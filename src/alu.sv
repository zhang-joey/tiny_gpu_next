==> flow/design.v <==
`default_nettype none
`timescale 1ns/1ns
module alu (
    input  wire         clk,
    input  wire         reset,
    input  wire         enable,  
    input  reg  [3:0]   core_state,
    input  reg  [1:0]   decoded_alu_arithmetic_mux,
    input  reg          decoded_alu_output_mux,
    input  reg  signed [7:0]   rs,
    input  reg  signed [7:0]   rt,
    output reg  [7:0]          alu_out
);
    localparam ADD = 2'b00,
               SUB = 2'b01,
               MUL = 2'b10,
               DIV = 2'b11;
    always @(posedge clk) begin 
        if (reset) begin 
            alu_out <= 8'b0;
        end else if (enable) begin
            if (core_state == 4'b0110) begin 
                if (decoded_alu_output_mux == 1) begin 
                    alu_out <= {5'b0, ($signed(rs) - $signed(rt) > 0), ($signed(rs) - $signed(rt) == 0), ($signed(rs) - $signed(rt) < 0)};
                end else begin 
                    case (decoded_alu_arithmetic_mux)
                        ADD: begin 
                            alu_out <= rs + rt;
                        end
                        SUB: begin 
                            alu_out <= rs - rt;
                        end
                        MUL: begin 
                            alu_out <= rs * rt;
                        end
                        DIV: begin 
                            alu_out <= rs / rt;
                        end
                    endcase
                end
            end
        end
    end
endmodule
* Step by step through the tools: alu
Tool output for the design above, in the order of the flow.
Line numbers count from 1 in the design file above.
Operators: Yosys type, input widths -> output width; for muxes data width and select width s.
The mark -- stands for no value.
- Top :: alu
- Clock port :: clk
- Standard-cell library :: sky130hd
- Library corner :: tt_025C_1v80

* Word-level counts
Yosys after proc, flatten, opt, wreduce and memory -nomap, before mapping. Memory bits, and registers merged into a memory's read port (data or address), are not among the register bits. Print and check cells are not counted.
- Magnitude comparators :: 2
- Mux-type cells :: 2
- Divide/modulo/power cells :: 1
- Eq/ne operators :: 4
- Multiply operators :: 1
- Add/subtract/negate cells :: 3
- Reduce/logical cells :: 3
** Operator list (count)
- $div 8x8->8 :: 1
- $mul 8x8->8 :: 1
- $logic_not 32->1 :: 1
- $pmux 8 s4 :: 1
- $sub 8x8->9 :: 1
- $gt 9x1->1 const B :: 1
- $lt 9x1->1 const B :: 1
- $add 8x8->8 :: 1
- $sub 8x8->8 :: 1
- $mux 8 :: 1
- $eq 2x2->1 const B :: 2
- $eq 4x3->1 const B :: 1
- $eq 2x1->1 const B :: 1
- $logic_not 2->1 :: 1
- $reduce_and 2->1 :: 1
- Register bits after elaboration :: 8
- Output and inout bits :: 8
- Input bits :: 26
- Word-level cells :: 17

* Logic depth
Longest topological path by Yosys (ltp), each cell counted once; first at word level (registers and memories cut), then after technology mapping (sequential cells cut; the memories' decode and read muxes count).
- Depth after elaboration :: 3
- ABC_AREA :: 0
- Gate-level depth with buffers :: 68
- Mapped depth without buffers :: 62

* After synthesis
Source: synth_stat.txt of the flow (Yosys; design flattened, memories mapped). It holds for the ABC_AREA given above (unset counts as 0); a run with the other value may have another netlist.
The area totals of this step are shown rounded.
** Cells by type
- sky130_fd_sc_hd__ha_1 :: count 77, total area 963.424 µm²
- sky130_fd_sc_hd__xnor2_1 :: count 44, total area 385.37 µm²
- sky130_fd_sc_hd__fa_1 :: count 14, total area 280.269 µm²
- sky130_fd_sc_hd__nor2_1 :: count 53, total area 198.941 µm²
- sky130_fd_sc_hd__inv_1 :: count 49, total area 183.926 µm²
- sky130_fd_sc_hd__a21oi_1 :: count 36, total area 180.173 µm²
- sky130_fd_sc_hd__nand2_1 :: count 43, total area 161.405 µm²
- sky130_fd_sc_hd__dfxtp_1 :: count 8, total area 160.154 µm²
- sky130_fd_sc_hd__xor2_1 :: count 13, total area 113.859 µm²
- sky130_fd_sc_hd__o21a_1 :: count 14, total area 105.101 µm²
- sky130_fd_sc_hd__o21ai_0 :: count 20, total area 100.096 µm²
- sky130_fd_sc_hd__nor3_1 :: count 19, total area 95.091 µm²
- sky130_fd_sc_hd__and2_1 :: count 15, total area 93.84 µm²
- sky130_fd_sc_hd__mux2i_1 :: count 7, total area 70.067 µm²
- sky130_fd_sc_hd__a211oi_1 :: count 8, total area 60.058 µm²
- sky130_fd_sc_hd__nand2b_1 :: count 9, total area 56.304 µm²
- sky130_fd_sc_hd__nand3_1 :: count 11, total area 55.053 µm²
- sky130_fd_sc_hd__a21o_1 :: count 7, total area 52.55 µm²
Other cell types: 54; their cells: 135.
- Mapped flip-flops :: 8
- Buffers :: 20
- Area of sequential cells :: 0.0001602 mm²
- Synthesis area :: 0.00432 mm²
- Standard cells after synthesis :: 582

* Path before layout
Path of least setup slack by OpenSTA after synthesis, without wires, with an ideal clock, recovery checks aside; 20% of the period is set as input and as output delay. Where synthesis merged equal registers, the netlist keeps one of their names.
- Path kind :: input to register
- From :: in rt[1]
- To :: reg alu_out[1]
- Path delay :: 12.522 ns
- Stages :: 63
- Launch time at the first pin :: 3.440 ns
- Clock period :: 17.2 ns
- Path buffers :: 7
- Library setup time :: 0.125 ns
- Data arrival time :: 15.837 ns
- Slack :: 1.238 ns
- Input delay :: 3.440 ns
- Required time :: 17.075 ns
- Period reached after synthesis :: 15.962 ns
"path delay" is the arrival time less input delay plus setup time.
"stages" counts driving pins, that of a launching flip-flop among them; a cell with two outputs on the path counts twice.
"period reached after synthesis" is the clock period less the worst setup slack; recovery checks do not enter. This is arithmetic on one report: input and output delays are still those of the set period (20% each).
Between the ends stands the longest chain of elaborated cells between them, by number of cells; it is not shown to be the way that was timed. Of several equally long chains one is given.
A line is the first line of the expression or statement that the cell stems from. Yosys adds cells for indexed reads and writes and turns some case tables into memories.
At most two assigning lines are given for a register; there are more.
- Cells stage by stage :: sky130_fd_sc_hd__clkbuf_1 -> sky130_fd_sc_hd__inv_1 -> sky130_fd_sc_hd__ha_1 -> sky130_fd_sc_hd__or4b_4 -> sky130_fd_sc_hd__and4_4 -> sky130_fd_sc_hd__or4_4 -> sky130_fd_sc_hd__buf_6 -> sky130_fd_sc_hd__and3_1 -> sky130_fd_sc_hd__a21oi_1 -> sky130_fd_sc_hd__a21oi_1 -> sky130_fd_sc_hd__ha_1 -> sky130_fd_sc_hd__nor3_1 -> sky130_fd_sc_hd__nor2_1 -> sky130_fd_sc_hd__or3_1 -> sky130_fd_sc_hd__a211oi_1 -> sky130_fd_sc_hd__nor2_1 -> sky130_fd_sc_hd__ha_1 -> sky130_fd_sc_hd__o211ai_1 -> (+27 left out) -> sky130_fd_sc_hd__ha_1 -> sky130_fd_sc_hd__nand4b_1 -> sky130_fd_sc_hd__o21bai_1 -> sky130_fd_sc_hd__a21oi_1 -> sky130_fd_sc_hd__nand2_1 -> sky130_fd_sc_hd__inv_1 -> sky130_fd_sc_hd__clkbuf_1 -> sky130_fd_sc_hd__o21ai_0 -> sky130_fd_sc_hd__o22ai_1 -> sky130_fd_sc_hd__ha_1 -> sky130_fd_sc_hd__and3_1 -> sky130_fd_sc_hd__a21oi_1 -> sky130_fd_sc_hd__o21ai_0 -> sky130_fd_sc_hd__o22ai_1 -> sky130_fd_sc_hd__ha_1 -> sky130_fd_sc_hd__a21oi_1 -> sky130_fd_sc_hd__nor3_1 -> sky130_fd_sc_hd__o41a_1
- Length of the longest elaborated chain :: 3
- Elaborated cells between the ends (all ways) :: 8
- Source lines of those cells :: 7
- Classes of those cells :: add/sub: 3; mul: 1; div: 1; mux: 2; reduce/logical: 1
** RTL lines, path post-synthesis
- start: declaration :: line 11 : input  reg  signed [7:0]   rt,
- $div 8x8->8 :: line 37 : alu_out <= rs / rt;
- $pmux 8 s4 :: line 26 : case (decoded_alu_arithmetic_mux)
- $mux 8 :: line 23 : if (decoded_alu_output_mux == 1) begin
- end: assignment :: line 24 : alu_out <= {5'b0, ($signed(rs) - $signed(rt) > 0), ($signed(rs) - $signed(rt) == 0), ($signed(rs) - $signed(rt ...
- end: assignment :: line 28 : alu_out <= rs + rt;
- end: declaration :: line 12 : output reg  [7:0]          alu_out

* Worst path after layout
Path of least setup slack in the final report of stored run 1 (OpenROAD, finished layout, wires in). Where an end is a register, its clock arrival counts in the times.
- Path kind :: input to register
- From :: in rt[0]
- To :: reg alu_out[1]
- Clock period :: 23.7 ns
- Slack :: 4.81 ns
- Launch time at the first pin :: 4.74 ns
- Stages :: 58
- Data arrival time :: 19.00 ns
- Required time :: 23.81 ns
- Path buffers :: 2
- Library setup time :: 0.12 ns
- Input delay :: 4.74 ns
Between the ends stands the longest chain of elaborated cells between them, by number of cells; it is not shown to be the way that was timed. Of several equally long chains one is given.
At most two assigning lines are given for a register; there are more.
- Cells stage by stage :: sky130_fd_sc_hd__clkdlybuf4s50_1 -> sky130_fd_sc_hd__clkinvlp_4 -> sky130_fd_sc_hd__ha_1 -> sky130_fd_sc_hd__or4b_4 -> sky130_fd_sc_hd__and4_4 -> sky130_fd_sc_hd__or4_4 -> sky130_fd_sc_hd__and3_1 -> sky130_fd_sc_hd__a21oi_1 -> sky130_fd_sc_hd__a21oi_1 -> sky130_fd_sc_hd__ha_1 -> sky130_fd_sc_hd__nor3_1 -> sky130_fd_sc_hd__nor2_1 -> sky130_fd_sc_hd__or3_1 -> sky130_fd_sc_hd__a211oi_1 -> sky130_fd_sc_hd__nor2_1 -> sky130_fd_sc_hd__ha_1 -> sky130_fd_sc_hd__o211ai_1 -> sky130_fd_sc_hd__nand2_1 -> (+22 left out) -> sky130_fd_sc_hd__mux2_2 -> sky130_fd_sc_hd__ha_1 -> sky130_fd_sc_hd__o21ai_0 -> sky130_fd_sc_hd__o21ai_0 -> sky130_fd_sc_hd__nand4_1 -> sky130_fd_sc_hd__nand2_1 -> sky130_fd_sc_hd__inv_1 -> sky130_fd_sc_hd__o21ai_0 -> sky130_fd_sc_hd__o22ai_1 -> sky130_fd_sc_hd__ha_1 -> sky130_fd_sc_hd__and3_1 -> sky130_fd_sc_hd__a21oi_1 -> sky130_fd_sc_hd__o21ai_0 -> sky130_fd_sc_hd__o22ai_1 -> sky130_fd_sc_hd__ha_1 -> sky130_fd_sc_hd__a21oi_1 -> sky130_fd_sc_hd__nor3_1 -> sky130_fd_sc_hd__o41a_1
- Length of the longest elaborated chain :: 3
- Elaborated cells between the ends (all ways) :: 8
- Source lines of those cells :: 7
- Classes of those cells :: add/sub: 3; mul: 1; div: 1; mux: 2; reduce/logical: 1
** RTL lines, path post-layout
- start: declaration :: line 11 : input  reg  signed [7:0]   rt,
- $div 8x8->8 :: line 37 : alu_out <= rs / rt;
- $pmux 8 s4 :: line 26 : case (decoded_alu_arithmetic_mux)
- $mux 8 :: line 23 : if (decoded_alu_output_mux == 1) begin
- end: assignment :: line 24 : alu_out <= {5'b0, ($signed(rs) - $signed(rt) > 0), ($signed(rs) - $signed(rt) == 0), ($signed(rs) - $signed(rt ...
- end: assignment :: line 28 : alu_out <= rs + rt;
- end: declaration :: line 12 : output reg  [7:0]          alu_out

Ticket comment

Settings and measured results of 2 stored flow runs for module alu (sky130hd), not sorted in any way. The constraints put input and output delay at 20% of the set period each and load the outputs with 0.01 pF.
"achieved clock period": clock period set for the run, less the worst setup slack. It is reckoned from that one timing run; input and output delays stay at 20% of the period that was set.
"allowed time less slack (worst setup path)" is the time allowed to the run's worst setup path (the clock period less input and output delay, where it has them) less its slack. Clock arrival times count: a late capture clock shortens it, a late launch clock lengthens it.
Values from the reports are rounded here.

* Stored run 1
** Files
==> flow/run.sh <==
#!/bin/bash
# the make line also repeats the synthesis and layout settings of config.mk as NAME=value (left out here)
make -C /OpenROAD-flow-scripts/flow DESIGN_CONFIG=/design/flow/config.mk WORK_HOME=/design/flow/orfs CLKGATE_MAP_FILE= finish
==> flow/config.mk <==
export PLATFORM = sky130hd
export DESIGN_NAME = alu
export DESIGN_NICKNAME = alu
export VERILOG_FILES = /design/flow/design.v
export SDC_FILE = /design/flow/constraint.sdc
export NUM_CORES = 4
export LEC_CHECK = 0
export ABC_AREA = 0
export CAP_MARGIN = 20
export CORE_ASPECT_RATIO = 1.18
export CORE_MARGIN = 2
export CORE_UTILIZATION = 67
export CTS_CLUSTER_SIZE = 51
export MAX_ROUTING_LAYER = met5
export MIN_ROUTING_LAYER = met1
export PLACE_DENSITY_LB_ADDON = 0.06
export SETUP_SLACK_MARGIN = 3.67
export SLEW_MARGIN = 20
export TNS_END_PERCENT = 40
==> flow/constraint.sdc <==
create_clock -name core_clock -period 23.7 [get_ports {clk}]
set_input_delay 4.7400 -clock core_clock [delete_from_list [all_inputs] [get_ports {clk}]]
set_output_delay 4.7400 -clock core_clock [all_outputs]
set_load 0.01 [all_outputs]
** Results
- Total negative slack on setup checks :: 0.000 ns
- Std-cell area (final layout) :: 0.004727 mm²
- Setup slack of the worst path :: 4.814 ns
- Die outline area :: 0.007109 mm²
- Post-route worst hold slack :: 0.448 ns
- Mapped cell area after synthesis :: 0.00432 mm²
- Allowed time less slack (worst setup path) :: 14.15 ns
- Critical path kind :: input to register
- Achieved clock period :: 18.886 ns

* Stored run 2
** Files
==> flow/run.sh <==
#!/bin/bash
# the make line also repeats the synthesis and layout settings of config.mk as NAME=value (left out here)
make -C /OpenROAD-flow-scripts/flow DESIGN_CONFIG=/design/flow/config.mk WORK_HOME=/design/flow/orfs CLKGATE_MAP_FILE= finish
==> flow/config.mk <==
export PLATFORM = sky130hd
export DESIGN_NAME = alu
export DESIGN_NICKNAME = alu
export VERILOG_FILES = /design/flow/design.v
export SDC_FILE = /design/flow/constraint.sdc
export NUM_CORES = 4
export LEC_CHECK = 0
export CAP_MARGIN = 30
export CORE_MARGIN = 2
export CORE_UTILIZATION = 27
export CTS_CLUSTER_DIAMETER = 351
export CTS_CLUSTER_SIZE = 27
export GPL_ROUTABILITY_DRIVEN = 1
export GPL_TIMING_DRIVEN = 1
export PLACE_DENSITY_LB_ADDON = 0.14
export SLEW_MARGIN = 20
==> flow/constraint.sdc <==
create_clock -name core_clock -period 13.9 [get_ports {clk}]
set_input_delay 2.7800 -clock core_clock [delete_from_list [all_inputs] [get_ports {clk}]]
set_output_delay 2.7800 -clock core_clock [all_outputs]
set_load 0.01 [all_outputs]
** Results
- Achieved clock period :: 13.858 ns
- Setup slack of the worst path :: 0.042 ns
- Mapped cell area after synthesis :: 0.00432 mm²
- Post-route worst hold slack :: 0.448 ns
- Die outline area :: 0.01703 mm²
- Allowed time less slack (worst setup path) :: 11.08 ns
- Critical path kind :: input to register
- Std-cell area (final layout) :: 0.006761 mm²
- Total negative slack on setup checks :: 0.000 ns
