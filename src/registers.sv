==> flow/design.v <==
`default_nettype none
`timescale 1ns/1ns
module registers #(
    parameter THREADS_PER_BLOCK = 4,
    parameter THREAD_ID = 0,
    parameter DATA_BITS = 8
) (
    input wire clk,
    input wire reset,
    input wire enable,  
    input reg [7:0] block_id,
    input reg [3:0] core_state,
    input reg [3:0] decoded_rd_address,
    input reg [3:0] decoded_rs_address,
    input reg [3:0] decoded_rt_address,
    input reg decoded_reg_write_enable,
    input reg decoded_nzp_write_enable,
    input reg [2:0] decoded_nzp,
    input reg [1:0] decoded_reg_input_mux,
    input reg [DATA_BITS-1:0] decoded_immediate,
    input reg [DATA_BITS-1:0] alu_out,
    input reg [DATA_BITS-1:0] lsu_out,
    input reg  [$clog2(THREADS_PER_BLOCK):0]   thread_count,
    output reg [2:0] nzp,
    output reg [7:0] rs,
    output reg [7:0] rt
);
    localparam ARITHMETIC   = 2'b00,
               MEMORY       = 2'b01,
               CONSTANT     = 2'b10,
               MOVC         = 2'b11;
    reg [7:0] registers[15:0];
    always @ (posedge clk) begin
        if (reset) begin
            nzp <= 3'b0;
        end
        else if (enable) begin
            if (core_state == 4'b0111 && decoded_nzp_write_enable) begin 
                nzp[2] <= alu_out[2];
                nzp[1] <= alu_out[1];
                nzp[0] <= alu_out[0];
            end
        end
    end
    always @(posedge clk) begin
        if (reset) begin
            rs <= 0;
            rt <= 0;
            registers[0] <= 8'b0;
            registers[1] <= 8'b0;
            registers[2] <= 8'b0;
            registers[3] <= 8'b0;
            registers[4] <= 8'b0;
            registers[5] <= 8'b0;
            registers[6] <= 8'b0;
            registers[7] <= 8'b0;
            registers[8] <= 8'b0;
            registers[9] <= 8'b0;
            registers[10] <= 8'b0;
            registers[11] <= 8'b0;
            registers[12] <= 8'b0;
            registers[13] <= 8'b0;               
            registers[14] <= 8'b0;       
            registers[15] <= THREAD_ID;          
        end 
        else if (enable) begin 
            registers[13] <= block_id;  
            registers[14] <= thread_count;
            if (core_state == 4'b0011) begin 
                rs <= registers[decoded_rs_address];
                rt <= registers[decoded_rt_address];
            end
            if (core_state == 4'b0111) begin 
                if (decoded_reg_write_enable && decoded_rd_address < 13) begin
                    case (decoded_reg_input_mux)
                        ARITHMETIC: begin 
                            registers[decoded_rd_address] <= alu_out;
                        end
                        MEMORY: begin 
                            registers[decoded_rd_address] <= lsu_out;
                        end
                        CONSTANT: begin 
                            registers[decoded_rd_address] <= decoded_immediate;
                        end
                        MOVC: begin 
                            if ((nzp & decoded_nzp) != 3'b0) begin
                                registers[decoded_rd_address] <= rs;
                            end
                        end
                    endcase
                end
            end
        end
    end
endmodule
# Tool chain data of registers
# What the tools print for registers, step after step.
# Line numbers count from 1 in the design file above.
# Library cell names are shortened.
# The mark -- stands for no value.
# setup
design	registers
clock	clk
cell_library	sky130hd
corner	tt_025C_1v80

# Elaborated design
# Source: Yosys, flattened and elaborated, memories not mapped. Widths are those after wreduce. Registers that Yosys merges into a memory's read port (data or address) are not register bits. Print and check cells do not count.
# Yosys's memory passes give these memory sizes; they may raise the number of words (mostly to a power of two), join words into wider ones and drop unused or constant bits.
# op_classes
reduce_and_logical	10
eq_ne	5
compare	1
muxes	61
n_logic	13
# op_table
cell	count
8-bit two-way mux	34
1-bit two-way mux	23
8-bit case mux with 2-bit select	1
1-bit OR	12
3-bit OR reduction	4
1-bit case mux with 2-bit select	3
2-bit equality test (second input constant)	2
2-bit AND reduction	2
4-bit by 2-bit equality test with 1-bit output (second input constant)	1
4-bit by 3-bit equality test with 1-bit output (second input constant)	1
4-bit < comparator (second input constant)	1
3-bit bitwise AND	1
3-bit nonzero test	1
1-bit logical AND	2
2-bit by 1-bit equality test with 1-bit output (second input constant)	1
2-bit zero test	1
# word_totals
n_memories	1
in_bits	61
register_bits	3
output_inout_bits	19
wordCells	94
ramBits	128
# memory_table
memory	words	word_bits	line	rtl
registers	16	8	32	reg [7:0] registers[15:0];

# Longest topological paths
# Yosys ltp: most cells in a row. Word level: on the elaborated netlist, between registers, memories and ports. Mapped: between sequential cells and ports; inverters and the memories' decode and read muxes count.
# logic_depth
depth_word	10
abc_area	0
mapped_depth	7
depth_no_buf	4

# Mapped cells and area
# Source: synth_stat.txt of the flow (Yosys; design flattened, memories mapped). It holds for the ABC_AREA given above (unset counts as 0); a run with the other value may have another netlist.
# The area totals of this step are shown rounded.
# mapped
seq_area_um2	4220
cell_count	654
ffs	147
area_um2	8390
buf_cells	68
# types
cell_type	count	area_total_um2
edfxtp_1	128	3.84E+03
mux2i_1	69	690.662
mux4_2	28	630.605
dfxtp_1	19	380.365
a211oi_2	26	325.312
a211oi_1	38	285.274
a21oi_1	41	205.197
nor2b_1	25	156.4
a22o_1	17	148.893
buf_2	27	135.13
a221o_1	13	130.125
a221oi_1	12	105.101
buf_6	9	101.347
clkbuf_1	24	90.086
nor2_1	21	78.826
and2_1	12	75.072
nor3_1	14	70.067
mux2_2	6	67.565
# Other cell types: 36; their cells: 125.

# Timing after synthesis
# OpenSTA on the mapped netlist: ideal clock, no wires. The path of least setup slack (recovery checks aside). Input and output delay are each 20% of the period. Register names are those of the netlist, which keeps one name where synthesis merged equal registers.
# synth_timing
kind	in2reg
startpoint	input core_state[3]
endpoint	memory registers[1][0]
launch_ps	752
path_slack_ps	926
t_required_ps	3385
stages	7
in_delay_ps	752
path_delay_ps	2083
arrival_time_ps	2460
setup_ps	375
tclk_ps	3760
path_buffers	3
period_less_setup_slack_ps	2834
# "path_delay_ps" is the arrival time less input delay plus setup time.
# "stages": output pins that drive a net of the path, with the launching flip-flop's if there is one; two outputs of one cell count as two.
# "period_less_setup_slack_ps" = period - worst setup slack (recovery checks aside). The figure is calculated, with input and output delays left at 20% of the set period.
# synth_between
cell_sequence	and3b_1 > buf_1 > nand3_2 > or4b_1 > buf_6 > buf_6 > o21bai_1
# synth_rtl
item	line	rtl
start, declared	12	input reg [3:0] core_state,
end, declared	32	reg [7:0] registers[15:0];
# No chain of elaborated cells between the ends is given.

# Timing after layout
# Path of least setup slack in the final report of run 1 (OpenROAD, finished layout, wires in). Where an end is a register, its clock arrival counts in the times.
# The report prints the path's times to 10 ps; the period is as set.
# layout_timing
kind	in2reg
startpoint	input enable
endpoint	memory registers[2][7]
setup_ps	290
tclk_ps	2920
launch_ps	580
stages	7
arrival_time_ps	2690
in_delay_ps	580
t_required_ps	3060
path_buffers	3
path_slack_ps	370
# layout_between
cell_sequence	clkdlybuf4s50_1 > and4b_2 > nand3_2 > or4b_1 > buf_4 > o21bai_1 > buf_4
# layout_rtl
item	line	rtl
start, declared	10	input wire enable,
end, declared	32	reg [7:0] registers[15:0];
# No chain of elaborated cells between the ends is given.

# Flow measurements of registers on sky130hd: 2 stored runs with different settings, listed in no order. Input and output delays are each 20% of the period that was set; the output load is 0.01 pF.
# "achieved_period_ps": clock period set for the run, less the worst setup slack. It is reckoned from that one timing run; input and output delays stay at 20% of the period that was set.
# By "worst_path_time_ps" is meant the share of the clock period that the worst setup path is allowed (20% is reserved at inputs, 20% at outputs), minus its slack. Clock arrival times at its registers enter into it.
# "totalPower_w" rests on the timing tool's default activity at the inputs, not on a simulated workload.
# "worst_path_time_ps" is given in steps of 10 ps.
# The measured numbers are rounded.
# Settings: n/a = not set for that run.
# Among the results, n/a means that no value is shown for the run.
setting or result,run 1,run 2
period_ns,2.92,1.73
CORE_UTILIZATION,40,67
SETUP_SLACK_MARGIN,0.32,0.1
CORE_MARGIN,7,2
CELL_PAD_IN_SITES_GLOBAL_PLACEMENT,1,0
CELL_PAD_IN_SITES_DETAIL_PLACEMENT,2,n/a
TNS_END_PERCENT,30,75
ABC_AREA,0,0
GPL_ROUTABILITY_DRIVEN,0,n/a
CTS_CLUSTER_DIAMETER,49,n/a
CAP_MARGIN,0,20
MIN_ROUTING_LAYER,met1,n/a
SLEW_MARGIN,20,20
PLACE_DENSITY_LB_ADDON,n/a,0.11
CORE_ASPECT_RATIO,n/a,1.08
GPL_TIMING_DRIVEN,n/a,0
CTS_CLUSTER_SIZE,n/a,72
MAX_ROUTING_LAYER,n/a,met5
post_synth_area_um2,8390,n/a
design.die.area_um2,25200,n/a
finish.stdcell_area_um2,10600,n/a
util_pct,52.0,n/a
timing.setup.ws_ps,365,n/a
final_setup_tns_ps,0,n/a
hold_worst_slack_ps,490,n/a
totalPower_w,0.00555,n/a
achieved_period_ps,2555,n/a
worst_path_time_ps,1970,n/a
worstPathKind,in2reg,n/a
# Run 2: stopped before the end: routing reported DPL-0038
